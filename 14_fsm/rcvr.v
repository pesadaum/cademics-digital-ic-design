==> flow/design.v <==
module rcvr (
  input  wire       clock   ,
  input  wire       reset   ,
  input  wire       data_in ,
  input  wire       reading ,
  output reg        ready   ,
  output reg        overrun ,
  output reg  [7:0] data_out
);
  localparam [7:0] MATCH = 8'hA5;  
  reg [3:0] state;
  localparam [3:0] HEAD1=4'b0000, HEAD2=4'b0001, HEAD3=4'b0011, HEAD4=4'b0010,
    HEAD5=4'b0110, HEAD6=4'b0111, HEAD7=4'b0101, HEAD8=4'b0100,
    BODY1=4'b1100, BODY2=4'b1101, BODY3=4'b1111, BODY4=4'b1110,
    BODY5=4'b1010, BODY6=4'b1011, BODY7=4'b1001, BODY8=4'b1000;
  reg [6:0] body_reg;
  always @(posedge clock)
    if (reset) begin
      ready   <= 1'b0;
      overrun <= 1'b0;
      state   <= HEAD1;
    end
    else begin
      case ( state )
        HEAD1   : state <= (data_in == 1'b1) ? HEAD2 : HEAD1;
        HEAD2   : state <= (data_in == 1'b0) ? HEAD3 : HEAD2;
        HEAD3   : state <= (data_in == 1'b1) ? HEAD4 : HEAD1;
        HEAD4   : state <= (data_in == 1'b0) ? HEAD5 : HEAD2;
        HEAD5   : state <= (data_in == 1'b0) ? HEAD6 : HEAD4;
        HEAD6   : state <= (data_in == 1'b1) ? HEAD7 : HEAD1;
        HEAD7   : state <= (data_in == 1'b0) ? HEAD8 : HEAD2;
        HEAD8   : state <= (data_in == 1'b1) ? BODY1 : HEAD1;
        BODY1   : state <= BODY2;
        BODY2   : state <= BODY3;
        BODY3   : state <= BODY4;
        BODY4   : state <= BODY5;
        BODY5   : state <= BODY6;
        BODY6   : state <= BODY7;
        BODY7   : state <= BODY8;
        BODY8   : state <= HEAD1;
        default : state <= HEAD1;
      endcase
      case (state)
        BODY1,
        BODY2,
        BODY3,
        BODY4,
        BODY5,
        BODY6,
        BODY7,
        BODY8 : body_reg <= {body_reg, data_in};
      endcase
      if (state == BODY8) data_out <= {body_reg, data_in};
      if(state == BODY8) ready <= 1'b1;
      else if (reading)  ready <= 1'b0;
      if (reading) overrun <= 1'b0;
      else if ((state == BODY8) && ready) overrun <= 1'b1;
    end
endmodule
[From RTL to reports: rcvr]
Tool output for the design above, in the order of the flow.
Lines are those of the file above, counted from 1.
Operators: Yosys type, input widths -> output width; for muxes data width and select width s.
Cell names lack the library's common part.
A cell with -- has no value.
Set-up
  design top: rcvr
  clock port: clock
  cell library: sky130hd
  library corner: tt_025C_1v80

[Word level]
Counts by Yosys on the flattened word-level netlist (proc, flatten, opt, wreduce; memories kept). Register bits leave out memories and registers merged into their read ports (data or address). Print and check cells are left out. Cells with the same type and inputs are merged into one.
Bit counts
  input bits: 4
  flip-flop bits (word level): 21
  elaborated cells: 39
  output and inout bits: 10
Cells by class
  eq/ne operators: 15
  multiplexer cells: 11
  reductions and logical operators: 7
  bitwise operators: 1
Operators with widths (count)
  $pmux 4 s16: 1
  $eq 4x4->1 const B: 8
  $eq 4x3->1 const B: 4
  $mux 3: 4
  $eq 4x2->1 const B: 2
  $reduce_or 8->1: 1
  $reduce_and 2->1: 2
  $eq 4x1->1 const B: 1
  $logic_not 4->1: 1
  $mux 4: 1
  $mux 2: 2
  $mux 1: 3
  $reduce_bool 2->1: 1
  $reduce_or 2->1: 1
  $logic_and 1x1->1: 1
  $not 1->1: 1

[Longest topological paths]
Yosys ltp: most cells in a row. Word level: on the elaborated netlist, between registers, memories and ports. Mapped: between sequential cells and ports; inverters and the memories' decode and read muxes count.
Logic depth
  depth in word-level cells: 3
  ABC_AREA: 0
  gate-level depth with buffers: 3
  mapped depth without buffers: 2

[Synthesis result]
Source: synth_stat.txt of the flow (Yosys; design flattened, memories mapped). It holds for the ABC_AREA given above (unset counts as 0); a run with the other value may have another netlist.
Totals and module areas in this step are rounded.
Cell types
  edfxtp_1: count 15, area in all 450.432 um^2
  dfxtp_1: count 18, area in all 360.346 um^2
  nor2b_1: count 7, area in all 43.792 um^2
  nor2_1: count 8, area in all 30.029 um^2
  and2_1: count 4, area in all 25.024 um^2
  nor4_2: count 2, area in all 25.024 um^2
  a21oi_1: count 3, area in all 15.014 um^2
  nand2b_4: count 1, area in all 13.763 um^2
  nor4_1: count 2, area in all 12.512 um^2
  buf_6: count 1, area in all 11.261 um^2
  inv_1: count 3, area in all 11.261 um^2
  nor3_2: count 1, area in all 10.01 um^2
  o21ai_2: count 1, area in all 8.758 um^2
  nand2b_1: count 1, area in all 6.256 um^2
Synthesis totals
  mapped flip-flops: 33
  mapped area: 1020 um^2
  sequential part of the area: 811 um^2
  buffers: 1
  mapped cells: 67

[Path before layout]
Path of least setup slack by OpenSTA after synthesis, without wires, with an ideal clock, recovery checks aside; 20% of the period is set as input and as output delay. Where synthesis merged equal registers, the netlist keeps one of their names.
Timing after synthesis
  path type: input -> register
  start point: in reset
  end point: reg body_reg[0]
  data required time: 1.977 ns
  external input delay: 0.470 ns
  driving pins on the path: 2
  arrival: 0.986 ns
  path buffers: 1
  path slack: 0.991 ns
  setup time: 0.373 ns
  path delay: 0.889 ns
  period: 2.35 ns
  time at the first pin: 0.470 ns
  synthesis period reached: 1.359 ns
"path delay" is the arrival time less input delay plus setup time.
"driving pins on the path" counts driving pins, that of a launching flip-flop among them; a cell with two outputs on the path counts twice.
"synthesis period reached" is the clock period less the worst setup slack; recovery checks do not enter. This is arithmetic on one report: input and output delays are still those of the set period (20% each).
Between the ends stands the longest chain of elaborated cells between them, by number of cells; it is not shown to be the way that was timed. Of several equally long chains one is given.
A line is the first line of the expression or statement that the cell stems from. Yosys adds cells for indexed reads and writes and turns some case tables into memories.
Between the ends, after synthesis
  cells stage by stage: buf_6 > a21oi_1
  cells in the longest elaborated chain: 2
  elaborated cells on any way between the ends: 2
  source lines of those cells: 0
  those cells by class: logic: 1; reduce/logical: 1
RTL lines, path after synthesis
  start: declaration: RTL line 3  | input  wire       reset   ,
  $not 1->1
  $reduce_and 2->1
  end: assignment: RTL line 51  | BODY8 : body_reg <= {body_reg, data_in};
  end: declaration: RTL line 16  | reg [6:0] body_reg;

[Worst path after layout]
From the final timing report of run 2: the path of least setup slack in the routed layout; clock arrival at registers is part of the times.
Timing after layout
  path type: register -> register
  start point: reg state
  end point: reg body_reg[0]
  path buffers: 1
  time at the first pin: 0.34 ns
  period: 1.02 ns
  path slack: -0.06 ns
  setup time: 0.22 ns
  arrival: 1.17 ns
  data required time: 1.11 ns
  driving pins on the path: 4
An end named without its bit number is one bit of that signal or, where synthesis recoded a state register, one of its new flip-flops.
Between the ends stands the longest chain of elaborated cells between them, by number of cells; it is not shown to be the way that was timed. Of several equally long chains one is given.
A register here has more assigning lines than the two given.
Between the ends, after layout
  cells stage by stage: dfxtp_1 > nor4_4 > a21oi_2 > buf_6
  cells in the longest elaborated chain: 3
  elaborated cells on any way between the ends: 10
  those cells by class: eq/ne: 8; reduce/logical: 2
RTL lines, path after layout
  start: declaration: RTL line 11  | reg [3:0] state;
  start: assignment: RTL line 25  | HEAD1   : state <= (data_in == 1'b1) ? HEAD2 : HEAD1;
  start: assignment: RTL line 26  | HEAD2   : state <= (data_in == 1'b0) ? HEAD3 : HEAD2;
  $eq 4x4->1: RTL line 43  | case (state)
  $reduce_or 8->1: RTL line 43
  $reduce_and 2->1
  end: assignment: RTL line 51  | BODY8 : body_reg <= {body_reg, data_in};
  end: declaration: RTL line 16  | reg [6:0] body_reg;

Ticket comment

Measured data: module rcvr, platform sky130hd, 2 stored runs of the flow under differing settings, order arbitrary. Input and output delays are each 20% of the period that was set; the output load is 0.01 pF.
"worst setup path time" means the part of the period allowed to the worst setup path (the constraints hold back 20% at inputs and 20% at outputs) less its slack; where the path has registers, the arrival times of their clocks count too.
"power" rests on the timing tool's default activity at the inputs, not on a simulated workload.
Measured values are rounded.
[run 1] settings: period_ns=1.71, CORE_UTILIZATION=58, SETUP_SLACK_MARGIN=0.48, CORE_ASPECT_RATIO=0.71, CELL_PAD_IN_SITES_GLOBAL_PLACEMENT=2, TNS_END_PERCENT=35, GPL_ROUTABILITY_DRIVEN=0, SLEW_MARGIN=15, MAX_ROUTING_LAYER=met5, CAP_MARGIN=20, CORE_MARGIN=2
[run 1] result: did not finish, placement stopped with GPL-0301
[run 2] settings: period_ns=1.02, CORE_UTILIZATION=49, SETUP_SLACK_MARGIN=0.25, PLACE_DENSITY=0.36, CELL_PAD_IN_SITES_DETAIL_PLACEMENT=1, GPL_TIMING_DRIVEN=1, CAP_MARGIN=20, SLEW_MARGIN=0, MAX_ROUTING_LAYER=met5, CORE_MARGIN=2
[run 2] result: chip area after synthesis (Yosys) 1020 um^2, die area 2470 um^2, standard-cell area of the final layout 1370 um^2, worst setup slack after layout -0.061 ns, total negative slack -0.892 ns, worst hold slack 0.242 ns, power 2110 µW, worst setup path time 1.08 ns, worst setup path kind register -> register
